==> flow/design.v <==
`timescale 1ns/1ps
module urv_regmem
  (
   input 	     clk_i,
   input 	     rst_i,
   input 	     en1_i,
   input [4:0] 	     a1_i,
   output reg [31:0] q1_o,
   input [4:0] 	     a2_i,
   input [31:0]      d2_i,
   input 	     we2_i
   );
   reg [31:0] 	     ram [0:31];
   always@(posedge clk_i)
     if(en1_i)
       q1_o <= ram[a1_i];
   always@(posedge clk_i)
     if(we2_i)
       ram[a2_i] <= d2_i;
   initial begin : ram_init
      integer i;
      for(i=0;i<32; i=i+1) begin
	 ram[i] = 0;
      end
   end
endmodule
module urv_regfile
(
 input 	       clk_i,
 input 	       rst_i,
 input 	       d_stall_i,
 input [4:0]   rf_rs1_i,
 input [4:0]   rf_rs2_i,
 input [4:0]   d_rs1_i,
 input [4:0]   d_rs2_i,
 output reg [31:0] x_rs1_value_o,
 output reg [31:0] x_rs2_value_o,
 input [4:0]   w_rd_i,
 input [31:0]  w_rd_value_i,
 input 	       w_rd_store_i,
 input 	       w_bypass_rd_write_i,
 input [31:0]  w_bypass_rd_value_i
 );
   wire [31:0] rs1_regfile;
   wire [31:0] rs2_regfile;
   wire        write  = (w_rd_store_i && (w_rd_i != 0));
   urv_regmem bank0 
     (
      .clk_i(clk_i),
      .rst_i (rst_i ),
      .en1_i(!d_stall_i),
      .a1_i(rf_rs1_i),
      .q1_o(rs1_regfile),
      .a2_i(w_rd_i),
      .d2_i(w_rd_value_i),
      .we2_i (write));
   urv_regmem bank1
     (
      .clk_i(clk_i),
      .rst_i (rst_i ),
      .en1_i(!d_stall_i),
      .a1_i(rf_rs2_i),
      .q1_o(rs2_regfile),
      .a2_i (w_rd_i),
      .d2_i (w_rd_value_i),
      .we2_i (write)
      );
   wire        rs1_bypass_x = w_bypass_rd_write_i && (w_rd_i == d_rs1_i) && (w_rd_i != 0);
   wire        rs2_bypass_x = w_bypass_rd_write_i && (w_rd_i == d_rs2_i) && (w_rd_i != 0);
   reg 	       rs1_bypass_w, rs2_bypass_w;
   always@(posedge clk_i)
     if(rst_i)
       begin
          rs1_bypass_w <= 0;
	  rs2_bypass_w <= 0;
       end else if(!d_stall_i) begin
	  rs1_bypass_w <= write && (rf_rs1_i == w_rd_i);
	  rs2_bypass_w <= write && (rf_rs2_i == w_rd_i);
       end
   reg [31:0] 	  bypass_w;
   always@(posedge clk_i)
     if(write)
       bypass_w <= w_rd_value_i;
   always@*
     begin
	case ( {rs1_bypass_x, rs1_bypass_w } )  
	  2'b10, 2'b11:
	    x_rs1_value_o <= w_bypass_rd_value_i;
	  2'b01:
	    x_rs1_value_o <= bypass_w;
	  default:
	    x_rs1_value_o <= rs1_regfile;
	endcase  
	case ( {rs2_bypass_x, rs2_bypass_w } )  
	  2'b10, 2'b11:
	    x_rs2_value_o <= w_bypass_rd_value_i;
	  2'b01:
	    x_rs2_value_o <= bypass_w;
	  default:
	    x_rs2_value_o <= rs2_regfile;	 
	endcase  
     end  
endmodule  
# Step by step through the tools: urv_regfile
# Tool output for the design above, in the order of the flow.
# Line numbers count from 1 in the design file above.
# Library cell names are shortened.
# The mark -- stands for no value.
# setup
design	urv_regfile
clock	clk_i
library	sky130hd
corner	tt_025C_1v80

# Word level
# Source: Yosys, flattened and elaborated, memories not mapped. Widths are those after wreduce; folded enables and synchronous resets count as part of the registers. Registers that Yosys merges into a memory's read port (data or address) are not register bits. Print and check cells do not count.
# Memory sizes are those after Yosys's memory passes, which may raise the word count (mostly to a power of two), join words into wider ones and drop unused or constant bits.
# classes
n_eq	10
mux	5
reduce_and_logical	12
# op_table
cell	n
32-bit case mux with 2-bit select	2
32-bit two-way mux	1
5-bit == test	4
2-bit == test (second input constant)	4
1-bit logical AND	7
5-bit nonzero test	1
5-bit two-way mux	1
2-bit by 1-bit == test with 1-bit output (second input constant)	2
2-bit OR reduction	2
1-bit zero test	2
1-bit two-way mux	1
# bits
ff_bits	34
ram_bits	2048
clocked_rd_ports_x_width	64
mem_count	2
inputBits	94
out_inout_bits	64
word_cells	32
# memory_table
name	size	word_bits	read_ports	write_ports	line	rtl
bank0.ram	32	32	1	1	13	reg [31:0] ram [0:31];
bank1.ram	32	32	1	1	13

# Longest topological paths
# Yosys ltp: most cells in a row. Word level: on the elaborated netlist, between registers, memories and ports. Mapped: between sequential cells and ports; inverters and the memories' decode and read muxes count.
# logic_depth
ltp_word	6
ABC_AREA	0
ltp_mapped	8

# Netlist
# The flow's flattened synthesis, as Yosys stat reports it; memories are mapped. The netlist is that of the ABC_AREA named above (0 if unset); the other value can give another one.
# mapped
stdcells	3670
synth_area_mm2	0.0533637
seq_area_mm2	0.0336723
ffs	1122
# types
cell_type	n
edfxtp_1	1120
mux2i_1	1024
a22oi_1	192
a22o_1	128
nand3_1	201
a21oi_1	194
mux2_4	60
nand2_1	198
mux2_2	64
buf_2	124
clkbuf_1	117
a31oi_1	64
nor3_1	66
nor2_1	36
xnor2_1	12
buf_1	24
buf_8	6
xor2_1	8
# Not listed: further types 13, cells in them 32.
# The figures by module come from a second, unflattened synthesis with its own total; it is not the netlist above.
# unflattened
hier_cells	4742
area_unflattened_mm2	0.0847263
# Rows give one instance, submodules left out.
# modules
mod	n_inst	n_cells	area_mm2	mod_seq_area_mm2
urv_regmem	2	2260	0.0408054	0.0317104
urv_regfile	1	222	0.0031155	0.001001

# Timing after synthesis
# Path of least setup slack by OpenSTA after synthesis, without wires, with an ideal clock, recovery checks aside; 20% of the period is set as input and as output delay. Where synthesis merged equal registers, the netlist keeps one of their names.
# synth_timing
kind	in2reg
startpoint	input port w_rd_i[4]
endpoint	memory bank1.ram[4][0]
tclk_ns	3.45
input_delay_ns	0.690
arrival_time_ns	2.786
setup_slack_ns	0.243
delay_ns	2.517
path_stages	3
path_buffers	1
period_less_setup_slack_ns	3.207
# "delay_ns" = arrival - input delay + setup time.
# "path_stages" counts driving pins, that of a launching flip-flop among them; a cell with two outputs on the path counts twice.
# "period_less_setup_slack_ns" = period - worst setup slack (recovery checks aside). The figure is calculated, with input and output delays left at 20% of the set period.
# The rows between start and end are the longest chain of elaborated cells between them; the timing report does not say that the signal goes this way. Where chains are equally long, one stands for them.
# A line is the first line of the expression or statement that the cell stems from. Yosys adds cells for indexed reads and writes and turns some case tables into memories.
# Only ways into the end's enable, where the timed path ends, are counted here.
# synth_between
cell_sequence	buf_1 -> or3b_2 -> nor2_1
elab_chain_cells	3
cells_between	4
# synth_rtl
element	line	rtl
start: declaration	38	input [4:0]   w_rd_i,
5-bit nonzero test	46	wire        write  = (w_rd_store_i && (w_rd_i != 0));
1-bit logical AND	46
5-bit two-way mux	18	if(we2_i)
end: declaration	13	reg [31:0] ram [0:31];

# Path in the finished layout
# From the final timing report of job 1: the path of least setup slack in the routed layout; clock arrival at registers is part of the times.
# layout_timing
kind	in2out
startpoint	input port w_rd_i[3]
endpoint	output port x_rs1_value_o[1]
tclk_ns	2.38
input_delay_ns	0.48
out_delay_ns	0.48
arrival_time_ns	2.32
setup_slack_ns	-0.41
path_stages	10
path_buffers	5
# The rows between start and end are the longest chain of elaborated cells between them; the timing report does not say that the signal goes this way. Where chains are equally long, one stands for them.
# layout_between
cell_sequence	buf_6 -> or3_4 -> or3_4 -> nand2_4 -> nor4_4 -> buf_12 -> buf_12 -> buf_12 -> mux2_4 -> buf_6
elab_chain_cells	6
cells_between	9
# layout_rtl
element	line	rtl
start: declaration	38	input [4:0]   w_rd_i,
5-bit == test	68	wire        rs1_bypass_x = w_bypass_rd_write_i && (w_rd_i == d_rs1_i) && (w_rd_i != 0);
1-bit logical AND (2 in a row)	68
2-bit == test	86	case ( {rs1_bypass_x, rs1_bypass_w } )
2-bit OR reduction	86
32-bit case mux with 2-bit select	86
end: declaration	36	output reg [31:0] x_rs1_value_o,

# Flow measurements of urv_regfile on sky130hd: 2 stored runs with different settings, listed in no order. Input and output delays are each 20% of the period that was set; the output load is 0.01 pF.
# "worst_path_time_ns" means the part of the period allowed to the worst setup path (the constraints hold back 20% at inputs and 20% at outputs) less its slack; where the path has registers, the arrival times of their clocks count too.
# "fin_power_mw": no workload was simulated; the value follows from the tool's default switching activity.
# A setting shown as . is not set for that run.
run name	period_ns	CORE_UTILIZATION	SETUP_SLACK_MARGIN	PLACE_DENSITY	CORE_MARGIN	CELL_PAD_IN_SITES_GLOBAL_PLACEMENT	TNS_END_PERCENT	GPL_ROUTABILITY_DRIVEN	CTS_CLUSTER_SIZE	MIN_ROUTING_LAYER	CAP_MARGIN	SLEW_MARGIN	PLACE_DENSITY_LB_ADDON	CORE_ASPECT_RATIO	ABC_AREA	GPL_TIMING_DRIVEN	MAX_ROUTING_LAYER	worst_hold_slack_ns	worst_path_time_ns	path_kind	fin_power_mw	ws_setup_ns	layout_stdcell_area_mm2	die_footprint_mm2	synth_area_mm2
job 1	2.38	48	-0.13	0.58	3	0	60	1	21	met1	20	20	.	.	.	.	.	0.376	1.84	in2out	45.420	-0.415	0.0656129	0.115213	0.0533637
job 2	2.71	59	0.27	.	3	.	.	.	.	met1	20	20	0.16	0.58	0	0	met4	0.379	2.00	in2out	38.345	-0.378	0.06252	0.0942264	0.0533637
