==> flow/design.v <==
`timescale 1ns/1ps
module urv_divide
  (
   input 	     clk_i,
   input 	     rst_i,
   input 	     x_stall_i,
   input 	     x_kill_i,
   output 	     x_stall_req_o,
   input 	     d_valid_i,
   input 	     d_is_divide_i,
   input [31:0]      d_rs1_i,
   input [31:0]      d_rs2_i,
   input [2:0] 	     d_fun_i,
   output reg [31:0] x_rd_o
   );
   reg [31:0] 	     q,r,n,d;
   reg 		     n_sign, d_sign;
   reg [5:0] 	     state;
   wire [32:0] 	     alu_result;
   reg [31:0] 	     alu_op1;
   reg [31:0] 	     alu_op2;
   reg 		     is_rem;
   wire [31:0] r_next = { r[30:0], n[31 - (state - 3)] };
   always@*
     case(state)  
       0: begin alu_op1 <= 'hx; alu_op2 <= 'hx; end
       1: begin alu_op1 <= 0; alu_op2 <= d_rs1_i; end
       2: begin alu_op1 <= 0; alu_op2 <= d_rs2_i; end
       35: begin alu_op1 <= 0; alu_op2 <= q; end
       36: begin alu_op1 <= 0; alu_op2 <= r; end
       default: begin alu_op1 <= r_next; alu_op2 <= d; end
     endcase  
   reg alu_sub;
   assign alu_result = alu_sub ? {1'b0, alu_op1} - {1'b0, alu_op2} : {1'b0, alu_op1} + {1'b0, alu_op2};
   wire alu_ge = ~alu_result [32];
   wire start_divide = !x_stall_i && !x_kill_i && d_valid_i && d_is_divide_i;
   wire done = (is_rem ? state == 37 : state == 36 );
   assign x_stall_req_o = (start_divide || !done);
   always@*
     case (state)  
       1:
	 alu_sub <= n_sign;
       2:
	 alu_sub <= d_sign;
       35:
	 alu_sub <= n_sign ^ d_sign;
       36:
	 alu_sub <= n_sign;
       default:
	 alu_sub <= 1;
     endcase  
   always@(posedge clk_i)
     if(rst_i || done)
       state <= 0;
     else if (state != 0 || start_divide)
       state <= state + 1;
   always@(posedge clk_i)
	  case ( state )  
	    0:
	      if(start_divide)
	      begin
		 q <= 0;
		 r <= 0;
		 is_rem <= (d_fun_i == 3'b110 || d_fun_i ==3'b111);
		 n_sign <= d_rs1_i[31];
		 d_sign <= d_rs2_i[31];
	      end
	    1: 
		n <= alu_result[31:0];
	    2: 
		d <= alu_result[31:0];
	    35:
	      x_rd_o <= alu_result;  
	    36:
	      x_rd_o <= alu_result;  
	    default:  
	      begin
		 q <= { q[30:0], alu_ge };
		 r <= alu_ge ? alu_result : r_next;
	      end
	  endcase  
endmodule  
From RTL to reports: urv_divide
What the tools print for urv_divide, step after step.
Lines are those of the file above, counted from 1.
Cell names lack the library's common part.
{"block": "design", "top": "urv_divide", "clock_port": "clk_i", "lib": "sky130hd", "corner": "tt_025C_1v80"}

Word level
Source: Yosys, flattened and elaborated, memories not mapped. Widths are those after wreduce. Registers that Yosys merges into a memory's read port (data or address) are not register bits. Print and check cells do not count. Equal cells are merged and count once.
{"block": "bits", "register_bits": 169, "inputBits": 73, "output_inout_bits": 33, "wordCells": 52}
{"block": "op_classes", "n_reduce_logical": 17, "muxes": 9, "shifts": 1, "addsub": 5, "equal": 8, "bitwise": 3}
{"block": "op_table", "operator": "parallel mux 32 bit (select 2 bit)", "n": 3}
{"block": "op_table", "operator": "parallel mux 32 bit (select 5 bit)", "n": 1}
{"block": "op_table", "operator": "2-to-1 mux 32 bit", "n": 2}
{"block": "op_table", "operator": "adder 32 x 32 -> 33 bit", "n": 1}
{"block": "op_table", "operator": "subtractor 32 x 32 -> 33 bit", "n": 1}
{"block": "op_table", "operator": "2-to-1 mux 33 bit", "n": 1}
{"block": "op_table", "operator": "indexed select 32 x 8 -> 1 bit", "n": 1}
{"block": "op_table", "operator": "equality test 6 bit (second input constant)", "n": 3}
{"block": "op_table", "operator": "subtractor 6 x 7 -> 8 bit (first input constant)", "n": 1}
{"block": "op_table", "operator": "subtractor 6 x 2 -> 7 bit (second input constant)", "n": 1}
{"block": "op_table", "operator": "equality test 3 bit (second input constant)", "n": 2}
{"block": "op_table", "operator": "adder 6 x 1 -> 6 bit (second input constant)", "n": 1}
{"block": "op_table", "operator": "equality test 6 x 1 -> 1 bit (second input constant)", "n": 1}
{"block": "op_table", "operator": "equality test 6 x 2 -> 1 bit (second input constant)", "n": 1}
{"block": "op_table", "operator": "logical NOT 6 bit", "n": 1}
{"block": "op_table", "operator": "nonzero test 6 bit", "n": 1}
{"block": "op_table", "operator": "logical OR 1 bit", "n": 4}
{"block": "op_table", "operator": "AND reduction 2 bit", "n": 2}
{"block": "op_table", "operator": "OR reduction 2 bit", "n": 2}
{"block": "op_table", "operator": "OR reduction 4 bit", "n": 1}
{"block": "op_table", "operator": "logical AND 1 bit", "n": 3}
{"block": "op_table", "operator": "logical NOT 1 bit", "n": 3}
{"block": "op_table", "operator": "parallel mux 1 bit (select 3 bit)", "n": 1}
{"block": "op_table", "operator": "NOT 1 bit", "n": 2}
{"block": "op_table", "operator": "inequality test 2 bit (second input constant)", "n": 1}
{"block": "op_table", "operator": "bitwise XOR 1 bit", "n": 1}
{"block": "op_table", "operator": "2-to-1 mux 1 bit", "n": 1}

Logic depth
Longest topological path by Yosys (ltp), each cell counted once; first at word level (registers and memories cut), then after technology mapping (sequential cells cut; the memories' decode and read muxes count).
{"block": "depth", "depth_word": 8, "ABC_AREA": 0, "mapped_depth": 28, "depth_no_buf": 22}

Mapped cells and area
Source: synth_stat.txt of the flow (Yosys; design flattened, memories mapped). It holds for the ABC_AREA given above (unset counts as 0); a run with the other value may have another netlist.
Totals and module areas in this step are rounded.
{"block": "mapped", "sequential_area_um2": 5010, "n_buf": 64, "synth_area_um2": 10700, "ffs": 169, "mapped_cells": 1018}
{"block": "types", "cell_type": "edfxtp_1", "n": 163, "type_area_um2": 4.89E+03}
{"block": "types", "cell_type": "and3_1", "n": 97, "type_area_um2": 606.832}
{"block": "types", "cell_type": "mux2i_1", "n": 59, "type_area_um2": 590.566}
{"block": "types", "cell_type": "ha_1", "n": 37, "type_area_um2": 462.944}
{"block": "types", "cell_type": "nand2_1", "n": 104, "type_area_um2": 390.374}
{"block": "types", "cell_type": "xnor2_1", "n": 36, "type_area_um2": 315.302}
{"block": "types", "cell_type": "and2_1", "n": 44, "type_area_um2": 275.264}
{"block": "types", "cell_type": "nand3_1", "n": 49, "type_area_um2": 245.235}
{"block": "types", "cell_type": "mux4_2", "n": 10, "type_area_um2": 225.216}
{"block": "types", "cell_type": "a21oi_1", "n": 42, "type_area_um2": 210.202}
{"block": "types", "cell_type": "nor2_1", "n": 52, "type_area_um2": 195.187}
{"block": "types", "cell_type": "xor2_1", "n": 21, "type_area_um2": 183.926}
{"block": "types", "cell_type": "clkbuf_1", "n": 48, "type_area_um2": 180.173}
{"block": "types", "cell_type": "o21ai_0", "n": 34, "type_area_um2": 170.163}
{"block": "types", "cell_type": "a2111o_1", "n": 11, "type_area_um2": 123.869}
{"block": "types", "cell_type": "dfxtp_1", "n": 6, "type_area_um2": 120.115}
{"block": "types", "cell_type": "o2111ai_1", "n": 11, "type_area_um2": 96.342}
{"block": "types", "cell_type": "inv_1", "n": 21, "type_area_um2": 78.826}
Not listed: further types 53, cells in them 173.

Timing after synthesis
OpenSTA on the mapped netlist: ideal clock, no wires. The path of least setup slack (recovery checks aside). Input and output delay are each 20% of the period. Register names are those of the netlist, which keeps one name where synthesis merged equal registers.
{"block": "synth_path", "kind": "reg-to-reg", "from": "reg state[0]", "to": "reg r[10]", "path_stages": 28, "slack_ps": -358, "period_ps": 5990, "setup_time_ps": 259, "required_time_ps": 5731, "t_first_pin_ps": 0, "path_delay_ps": 6348, "t_arrival_ps": 6089, "path_buffers": 7, "synth_period_reached_ps": 6348}
"path_delay_ps" is the arrival time less input delay plus setup time.
"path_stages" counts driving pins, that of a launching flip-flop among them; a cell with two outputs on the path counts twice.
"synth_period_reached_ps" = period - worst setup slack (recovery checks aside). The figure is calculated, with input and output delays left at 20% of the set period.
The rows between start and end are the longest chain of elaborated cells between them; the timing report does not say that the signal goes this way. Where chains are equally long, one stands for them.
A line is the first line of the expression or statement that the cell stems from. Yosys adds cells for indexed reads and writes and turns some case tables into memories.
Ways into the end's enable are left out, as the timed path ends at the data pin.
{"block": "synth_via", "cell_sequence": "dfxtp_1 -> clkbuf_1 -> inv_1 -> ha_1 -> mux2_2 -> nand2_1 -> buf_4 -> nand2_2 -> buf_2 -> buf_2 -> buf_1 -> mux2i_1 -> ha_1 -> and3_1 -> nand2b_1 -> o21ai_0 -> xnor2_1 -> ha_1 -> clkbuf_1 -> nand4_1 -> or2_2 -> o211a_1 -> a41oi_1 -> a21oi_1 -> o21ai_0 -> xnor2_4 -> buf_6 -> mux2i_1", "elab_chain_cells": 8, "cone_cells": 18, "classes_between": "add/sub (4); eq/ne (4); shift (1); mux (6); reduce/logical (3)"}
{"block": "synth_lines", "item": "start: declaration", "line_no": 18, "text": "reg [5:0] state;"}
{"block": "synth_lines", "item": "start: assignment", "line_no": 54, "text": "state <= 0;"}
{"block": "synth_lines", "item": "start: assignment", "line_no": 56, "text": "state <= state + 1;"}
{"block": "synth_lines", "item": "subtractor 6 x 2 -> 7 bit", "line_no": 23, "text": "wire [31:0] r_next = { r[30:0], n[31 - (state - 3)] };"}
{"block": "synth_lines", "item": "subtractor 6 x 7 -> 8 bit", "line_no": 23}
{"block": "synth_lines", "item": "indexed select 32 x 8 -> 1 bit", "line_no": 23}
{"block": "synth_lines", "item": "parallel mux 32 bit (select 2 bit)", "line_no": 25, "text": "case(state)"}
{"block": "synth_lines", "item": "adder 32 x 32 -> 33 bit", "line_no": 34, "text": "assign alu_result = alu_sub ? {1'b0, alu_op1} - {1'b0, alu_op2} : {1'b0, alu_op1} + {1'b0, alu_op2};"}
{"block": "synth_lines", "item": "2-to-1 mux 33 bit", "line_no": 34}
{"block": "synth_lines", "item": "2-to-1 mux 32 bit", "line_no": 79, "text": "r <= alu_ge ? alu_result : r_next;"}
{"block": "synth_lines", "item": "parallel mux 32 bit (select 2 bit)", "line_no": 58, "text": "case ( state )"}
{"block": "synth_lines", "item": "end: assignment", "line_no": 63, "text": "r <= 0;"}
{"block": "synth_lines", "item": "end: assignment", "line_no": 79}
{"block": "synth_lines", "item": "end: declaration", "line_no": 16, "text": "reg [31:0] q,r,n,d;"}

Timing after layout
From the final timing report of flow run 1: the path of least setup slack in the routed layout; clock arrival at registers is part of the times.
The report prints the path's times to 10 ps; the period is as set.
{"block": "layout_path", "kind": "reg-to-reg", "from": "reg state[2]", "to": "reg r[13]", "t_first_pin_ps": 440, "slack_ps": 950, "required_time_ps": 8190, "t_arrival_ps": 7250, "setup_time_ps": 160, "period_ps": 7910, "path_stages": 21, "path_buffers": 2}
The rows between start and end are the longest chain of elaborated cells between them; the timing report does not say that the signal goes this way. Where chains are equally long, one stands for them.
Ways into the end's enable are left out, as the timed path ends at the data pin.
{"block": "layout_via", "cell_sequence": "dfxtp_1 -> nor4bb_4 -> buf_4 -> and2_1 -> a22o_1 -> nor4_1 -> o211ai_1 -> nor2_1 -> a211oi_1 -> xnor2_1 -> ha_1 -> a21oi_1 -> o21ai_0 -> nand3_1 -> o211a_1 -> a41oi_1 -> a21oi_1 -> o21ai_0 -> xnor2_4 -> buf_12 -> mux2i_1", "elab_chain_cells": 8, "cone_cells": 18, "classes_between": "add/sub (4); eq/ne (4); shift (1); mux (6); reduce/logical (3)"}
{"block": "layout_lines", "item": "start: declaration", "line_no": 18, "text": "reg [5:0] state;"}
{"block": "layout_lines", "item": "start: assignment", "line_no": 54, "text": "state <= 0;"}
{"block": "layout_lines", "item": "start: assignment", "line_no": 56, "text": "state <= state + 1;"}
{"block": "layout_lines", "item": "subtractor 6 x 2 -> 7 bit", "line_no": 23, "text": "wire [31:0] r_next = { r[30:0], n[31 - (state - 3)] };"}
{"block": "layout_lines", "item": "subtractor 6 x 7 -> 8 bit", "line_no": 23}
{"block": "layout_lines", "item": "indexed select 32 x 8 -> 1 bit", "line_no": 23}
{"block": "layout_lines", "item": "parallel mux 32 bit (select 2 bit)", "line_no": 25, "text": "case(state)"}
{"block": "layout_lines", "item": "adder 32 x 32 -> 33 bit", "line_no": 34, "text": "assign alu_result = alu_sub ? {1'b0, alu_op1} - {1'b0, alu_op2} : {1'b0, alu_op1} + {1'b0, alu_op2};"}
{"block": "layout_lines", "item": "2-to-1 mux 33 bit", "line_no": 34}
{"block": "layout_lines", "item": "2-to-1 mux 32 bit", "line_no": 79, "text": "r <= alu_ge ? alu_result : r_next;"}
{"block": "layout_lines", "item": "parallel mux 32 bit (select 2 bit)", "line_no": 58, "text": "case ( state )"}
{"block": "layout_lines", "item": "end: assignment", "line_no": 63, "text": "r <= 0;"}
{"block": "layout_lines", "item": "end: assignment", "line_no": 79}
{"block": "layout_lines", "item": "end: declaration", "line_no": 16, "text": "reg [31:0] q,r,n,d;"}

Measured results for urv_divide: 2 stored runs of the Yosys and OpenROAD flow on sky130hd. The settings differ; the order carries no meaning. The constraints put input and output delay at 20% of the set period each and load the outputs with 0.01 pF.
"period_less_ws_ps" means the clock period less the worst setup slack. The figure is calculated, with input and output delays left at 20% of the set period.
By "worst_path_time_ps" is meant the share of the clock period that the worst setup path is allowed (20% is reserved at inputs, 20% at outputs), minus its slack. Clock arrival times at its registers enter into it.
"worst_path_time_ps" is known to 10 ps.
The measured numbers are rounded.

{"run": "flow run 1", "settings": { "period_ns": 7.91, "CORE_UTILIZATION": 68, "CAP_MARGIN": 20, "CORE_MARGIN": 2, "SLEW_MARGIN": 20 }, "results": { "synth_chip_area_um2": 10700, "die_area_um2": 16800, "finish.utilization_frac": 0.821, "ws_setup_ps": 947, "period_less_ws_ps": 6963, "worst_path_time_ps": 6960, "critical_path_type": "reg-to-reg" }}
{"run": "flow run 2", "settings": { "period_ns": 4.8, "CORE_UTILIZATION": 32, "PLACE_DENSITY": 0.74, "CORE_MARGIN": 9, "CELL_PAD_IN_SITES_GLOBAL_PLACEMENT": 1, "ABC_AREA": 0, "CTS_CLUSTER_SIZE": 81, "SLEW_MARGIN": 15, "MIN_ROUTING_LAYER": "met2", "MAX_ROUTING_LAYER": "met4", "CAP_MARGIN": 20 }, "results": { "synth_chip_area_um2": 10700, "die_area_um2": 40400, "finish.utilization_frac": 0.497, "ws_setup_ps": -346, "period_less_ws_ps": 5146, "worst_path_time_ps": 5150, "critical_path_type": "reg-to-reg" }}
